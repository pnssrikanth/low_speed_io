==> flow/design.v <==
module power_mgmt #(
    parameter IDLE_TIMEOUT = 1000,         
    parameter SLEEP_EN = 1,                
    parameter WAKE_ON_BUS = 1              
)(
    input  wire        i_sys_clk,          
    input  wire        i_rst_n,            
    input  wire [1:0]  i_power_state_req,  
    input  wire        i_wake_up_en,       
    output reg [1:0]   o_power_state_ack,  
    output reg         o_wake_up_event,    
    input  wire        i_bus_activity,     
    input  wire        i_reg_access,       
    output reg         o_core_clk_en,      
    output reg         o_reg_clk_en,       
    output reg         o_fsm_clk_en,       
    output wire        o_in_low_power      
);
    localparam [1:0] PWR_ACTIVE = 2'b00;
    localparam [1:0] PWR_IDLE   = 2'b01;
    localparam [1:0] PWR_SLEEP  = 2'b10;
    localparam [1:0] PWR_OFF    = 2'b11;
    reg [1:0]   current_state;
    reg [15:0]  idle_counter;
    reg         activity_detected;
    reg         wake_up_pending;
    always @(posedge i_sys_clk or negedge i_rst_n) begin
        if (!i_rst_n) begin
            activity_detected <= 1'b0;
        end else begin
            activity_detected <= i_bus_activity || i_reg_access;
        end
    end
    always @(posedge i_sys_clk or negedge i_rst_n) begin
        if (!i_rst_n) begin
            current_state     <= PWR_ACTIVE;
            o_power_state_ack <= PWR_ACTIVE;
            idle_counter      <= 16'd0;
            wake_up_pending   <= 1'b0;
            o_wake_up_event   <= 1'b0;
        end else begin
            case (current_state)
                PWR_ACTIVE: begin
                    o_power_state_ack <= PWR_ACTIVE;
                    idle_counter      <= 16'd0;
                    if (i_power_state_req == PWR_IDLE && idle_counter >= IDLE_TIMEOUT) begin
                        current_state <= PWR_IDLE;
                    end else if (i_power_state_req == PWR_SLEEP && SLEEP_EN) begin
                        current_state <= PWR_SLEEP;
                    end else if (i_power_state_req == PWR_OFF) begin
                        current_state <= PWR_OFF;
                    end
                end
                PWR_IDLE: begin
                    o_power_state_ack <= PWR_IDLE;
                    if (activity_detected) begin
                        current_state <= PWR_ACTIVE;
                    end else if (i_power_state_req == PWR_SLEEP && SLEEP_EN) begin
                        current_state <= PWR_SLEEP;
                    end else if (i_power_state_req == PWR_OFF) begin
                        current_state <= PWR_OFF;
                    end
                end
                PWR_SLEEP: begin
                    o_power_state_ack <= PWR_SLEEP;
                    if ((WAKE_ON_BUS && i_bus_activity) || i_reg_access || wake_up_pending) begin
                        current_state   <= PWR_ACTIVE;
                        o_wake_up_event <= 1'b1;
                        wake_up_pending <= 1'b0;
                    end else if (i_power_state_req == PWR_OFF) begin
                        current_state <= PWR_OFF;
                    end
                end
                PWR_OFF: begin
                    o_power_state_ack <= PWR_OFF;
                    if (wake_up_pending) begin
                        current_state   <= PWR_ACTIVE;
                        o_wake_up_event <= 1'b1;
                        wake_up_pending <= 1'b0;
                    end else if (i_wake_up_en) begin
                        wake_up_pending <= 1'b1;
                    end
                end
                default: begin
                    current_state <= PWR_ACTIVE;
                end
            endcase
            if (current_state == PWR_ACTIVE && !activity_detected) begin
                if (idle_counter < IDLE_TIMEOUT) begin
                    idle_counter <= idle_counter + 16'd1;
                end
            end else begin
                idle_counter <= 16'd0;
            end
            if (o_wake_up_event) begin
                o_wake_up_event <= 1'b0;
            end
        end
    end
    always @(*) begin
        case (current_state)
            PWR_ACTIVE: begin
                o_core_clk_en = 1'b1;
                o_reg_clk_en  = 1'b1;
                o_fsm_clk_en  = 1'b1;
            end
            PWR_IDLE: begin
                o_core_clk_en = 1'b1;
                o_reg_clk_en  = 1'b0;   
                o_fsm_clk_en  = 1'b0;   
            end
            PWR_SLEEP: begin
                o_core_clk_en = 1'b0;   
                o_reg_clk_en  = 1'b0;
                o_fsm_clk_en  = 1'b0;
            end
            PWR_OFF: begin
                o_core_clk_en = 1'b0;
                o_reg_clk_en  = 1'b0;
                o_fsm_clk_en  = 1'b0;
            end
            default: begin
                o_core_clk_en = 1'b1;
                o_reg_clk_en  = 1'b1;
                o_fsm_clk_en  = 1'b1;
            end
        endcase
    end
    assign o_in_low_power = (current_state != PWR_ACTIVE);
endmodule
Step by step through the tools: power_mgmt
Tool output for the design above, in the order of the flow.
Lines are those of the file above, counted from 1.
Operators: Yosys type, input widths -> output width; for muxes data width and select width s.
Library cell names are shortened.
{"block": "design", "top_module": "power_mgmt", "clock": "i_sys_clk", "cell_library": "sky130hd", "corner": "tt_025C_1v80"}

Word-level counts
Counts by Yosys on the flattened word-level netlist (proc, flatten, opt, wreduce; memories kept). Register bits leave out memories and registers merged into their read ports (data or address). Print and check cells are left out.
{"block": "bits", "reg_bits": 23, "latch_bits": 0, "mem_bits_rw": 0, "rom_bits": 0, "clocked_rd_ports_x_width": 0, "mem_count": 0, "in_bits": 7, "out_inout_bits": 7, "wordCells": 56}
{"block": "op_classes", "addsub": 1, "n_mul": 0, "n_div": 0, "cmp": 2, "eq_ne": 9, "shifts": 0, "muxes": 21, "bitwise": 0, "n_reduce_logical": 17}
{"block": "ops", "operator": "$mux 16", "count": 3}
{"block": "ops", "operator": "$logic_and 1x32->1 const B", "count": 1}
{"block": "ops", "operator": "$logic_and 32x1->1 const A", "count": 1}
{"block": "ops", "operator": "$add 16x1->16 const B", "count": 1}
{"block": "ops", "operator": "$ge 16x10->1 const B", "count": 1}
{"block": "ops", "operator": "$lt 16x10->1 const B", "count": 1}
{"block": "ops", "operator": "$pmux 2 s4", "count": 2}
{"block": "ops", "operator": "$mux 2", "count": 6}
{"block": "ops", "operator": "$eq 2x2->1 const B", "count": 4}
{"block": "ops", "operator": "$pmux 1 s2", "count": 4}
{"block": "ops", "operator": "$mux 1", "count": 6}
{"block": "ops", "operator": "$eq 2x1->1 const B", "count": 2}
{"block": "ops", "operator": "$ne 2x2->1 const B", "count": 2}
{"block": "ops", "operator": "$reduce_and 2->1", "count": 2}
{"block": "ops", "operator": "$reduce_bool 2->1", "count": 2}
{"block": "ops", "operator": "$reduce_or 2->1", "count": 2}
{"block": "ops", "operator": "$reduce_bool 4->1", "count": 1}
{"block": "ops", "operator": "$logic_or 1x1->1", "count": 3}
{"block": "ops", "operator": "$ne 3x1->1 const B", "count": 1}
{"block": "ops", "operator": "$reduce_or 3->1", "count": 1}
{"block": "ops", "operator": "$logic_and 1x1->1", "count": 2}
{"block": "ops", "operator": "$logic_not 2->1", "count": 1}
{"block": "ops", "operator": "$logic_not 1->1", "count": 1}

Depth
Yosys ltp: most cells in a row. Word level: on the elaborated netlist, between registers, memories and ports. Mapped: between sequential cells and ports; inverters and the memories' decode and read muxes count.
{"block": "depth", "depth_word": 6, "abc_area": 0, "mapped_depth": 6}

After synthesis
The flow's flattened synthesis, as Yosys stat reports it; memories are mapped. The netlist is that of the ABC_AREA named above (0 if unset); the other value can give another one.
Totals and module areas in this step are rounded.
{"block": "synth_totals", "cell_count": 102, "yosys_area_um2": 1050, "seq_area_um2": 576, "ffs": 23, "buffers": 2}
{"block": "by_type", "type": "dfrtp_1", "count": 23}
{"block": "by_type", "type": "ha_1", "count": 6}
{"block": "by_type", "type": "nor2_1", "count": 20}
{"block": "by_type", "type": "xnor2_1", "count": 6}
{"block": "by_type", "type": "inv_1", "count": 9}
{"block": "by_type", "type": "nand3_1", "count": 5}
{"block": "by_type", "type": "a21oi_1", "count": 4}
{"block": "by_type", "type": "o21ai_0", "count": 4}
{"block": "by_type", "type": "nand2_1", "count": 5}
{"block": "by_type", "type": "xor2_1", "count": 2}
{"block": "by_type", "type": "nor3_1", "count": 3}
{"block": "by_type", "type": "nand4_1", "count": 2}
{"block": "by_type", "type": "nor4_2", "count": 1}
{"block": "by_type", "type": "or3_1", "count": 2}
{"block": "by_type", "type": "buf_6", "count": 1}
{"block": "by_type", "type": "and4b_1", "count": 1}
{"block": "by_type", "type": "mux2i_1", "count": 1}
{"block": "by_type", "type": "o32a_1", "count": 1}
Not listed: further types 6, cells in them 6.

Worst setup path after synthesis
Path of least setup slack by OpenSTA after synthesis, without wires, with an ideal clock, recovery checks aside; 20% of the period is set as input and as output delay. Where synthesis merged equal registers, the netlist keeps one of their names.
{"block": "synth_path", "kind": "register to register", "start": "register current_state[0]", "end": "register idle_counter[2]", "period_ps": 1690, "setup_ps": 71, "arrival_ps": 1500, "required_time_ps": 1619, "slack_ps": 119, "delay_ps": 1571, "stages": 7, "n_path_buf": 1, "period_less_setup_slack_ps": 1571}
"delay_ps" is the arrival time less input delay plus setup time.
"stages": output pins that drive a net of the path, with the launching flip-flop's if there is one; two outputs of one cell count as two.
"period_less_setup_slack_ps" = period - worst setup slack (recovery checks aside). The figure is calculated, with input and output delays left at 20% of the set period.
The rows between start and end are the longest chain of elaborated cells between them; the timing report does not say that the signal goes this way. Where chains are equally long, one stands for them.
Each line given opens the expression or statement behind the cell; cells for indexed reads and writes are added by Yosys, which also makes memories of some case tables.
At most two assigning lines are given for a register; there are more.
{"block": "synth_between", "path_cell_list": "dfrtp_1 -> inv_1 -> ha_1 -> inv_1 -> or3_1 -> buf_6 -> nor2_1", "elab_chain_cells": 4}
{"block": "synth_rtl", "item": "from (decl)", "line_no": 23, "source": "reg [1:0]   current_state;"}
{"block": "synth_rtl", "item": "from (assign)", "line_no": 36, "source": "current_state     <= PWR_ACTIVE;"}
{"block": "synth_rtl", "item": "from (assign)", "line_no": 47, "source": "current_state <= PWR_IDLE;"}
{"block": "synth_rtl", "item": "$logic_not 2->1", "line_no": 42, "source": "case (current_state)"}
{"block": "synth_rtl", "item": "$mux 16", "line_no": 42}
{"block": "synth_rtl", "item": "$mux 16", "line_no": 89, "source": "if (idle_counter < IDLE_TIMEOUT) begin"}
{"block": "synth_rtl", "item": "$mux 16", "line_no": 88, "source": "if (current_state == PWR_ACTIVE && !activity_detected) begin"}
{"block": "synth_rtl", "item": "to (assign)", "line_no": 90, "source": "idle_counter <= idle_counter + 16'd1;"}
{"block": "synth_rtl", "item": "to (assign)", "line_no": 93, "source": "idle_counter <= 16'd0;"}
{"block": "synth_rtl", "item": "to (decl)", "line_no": 24, "source": "reg [15:0]  idle_counter;"}

Path in the finished layout
From the final timing report of job 1: the path of least setup slack in the routed layout; clock arrival at registers is part of the times.
The path's times are printed in steps of 10 ps; the period is the one set.
{"block": "layout_path", "kind": "register to output", "start": "register current_state[0]", "end": "output port o_core_clk_en", "period_ps": 2920, "out_delay_ps": 580, "arrival_ps": 1830, "required_time_ps": 2340, "slack_ps": 510, "stages": 5, "n_path_buf": 1}
The rows between start and end are the longest chain of elaborated cells between them; the timing report does not say that the signal goes this way. Where chains are equally long, one stands for them.
At most two assigning lines are given for a register; there are more.
{"block": "layout_between", "path_cell_list": "dfrtp_1 -> inv_1 -> ha_1 -> nor2_1 -> clkdlybuf4s50_1", "elab_chain_cells": 3}
{"block": "layout_rtl", "item": "from (decl)", "line_no": 23, "source": "reg [1:0]   current_state;"}
{"block": "layout_rtl", "item": "from (assign)", "line_no": 36, "source": "current_state     <= PWR_ACTIVE;"}
{"block": "layout_rtl", "item": "from (assign)", "line_no": 47, "source": "current_state <= PWR_IDLE;"}
{"block": "layout_rtl", "item": "$eq 2x2->1", "line_no": 101, "source": "case (current_state)"}
{"block": "layout_rtl", "item": "$reduce_or 2->1"}
{"block": "layout_rtl", "item": "$pmux 1 s2", "line_no": 101}
{"block": "layout_rtl", "item": "to (decl)", "line_no": 14, "source": "output reg         o_core_clk_en,"}

Ticket comment

2 stored runs of power_mgmt in the flow (synthesis by Yosys, layout by OpenROAD, sky130hd cells), in arbitrary order. Constraints: input delay and output delay 20% of the set period each, output load 0.01 pF.
By "period_reached_ps" is meant the clock period of the run minus its worst setup slack. This is arithmetic on one report: input and output delays are still those of the set period (20% each).
"worstPathTime_ps" = time allowed to the worst setup path (clock period - input delay - output delay, where it has them) - its slack; a late launch clock adds to it, a late capture clock takes from it.
By "power_total_uw" is meant OpenSTA's value without simulated activity: inputs other than the clock are taken to toggle once in ten clock periods, and the tool carries that through the logic.
"worstPathTime_ps" is known to 10 ps.
The measured numbers are rounded.

{"run": "job 1", "settings": { "period_ns": 2.92, "CORE_UTILIZATION": 25, "SETUP_SLACK_MARGIN": 0.32, "PLACE_DENSITY_LB_ADDON": 0.21, "CELL_PAD_IN_SITES_GLOBAL_PLACEMENT": 3, "TNS_END_PERCENT": 20, "GPL_ROUTABILITY_DRIVEN": 1, "MIN_ROUTING_LAYER": "met2", "CAP_MARGIN": 20, "CORE_MARGIN": 2, "SLEW_MARGIN": 20 }, "results": { "ys_area_um2": 1050, "design.die.area_um2": 4730, "cell_area_final_um2": 1300, "utilization_pct": 32.2, "worst_setup_slack_ps": 507, "timing.setup.tns_ps": 0, "holdWs_ps": 433, "power_total_uw": 899, "period_reached_ps": 2413, "worstPathTime_ps": 1830, "worstPathKind": "register to output" }}
{"run": "job 2", "settings": { "period_ns": 1.21, "CORE_UTILIZATION": 60, "SETUP_SLACK_MARGIN": 0.26, "PLACE_DENSITY_LB_ADDON": 0.08, "CORE_ASPECT_RATIO": 0.63, "CELL_PAD_IN_SITES_DETAIL_PLACEMENT": 2, "GPL_TIMING_DRIVEN": 0, "GPL_ROUTABILITY_DRIVEN": 1, "CTS_CLUSTER_SIZE": 50, "CAP_MARGIN": 35, "MIN_ROUTING_LAYER": "met2", "MAX_ROUTING_LAYER": "met4", "CORE_MARGIN": 2, "SLEW_MARGIN": 20 }, "outcome": "no results, placement failed with DPL-0033"}
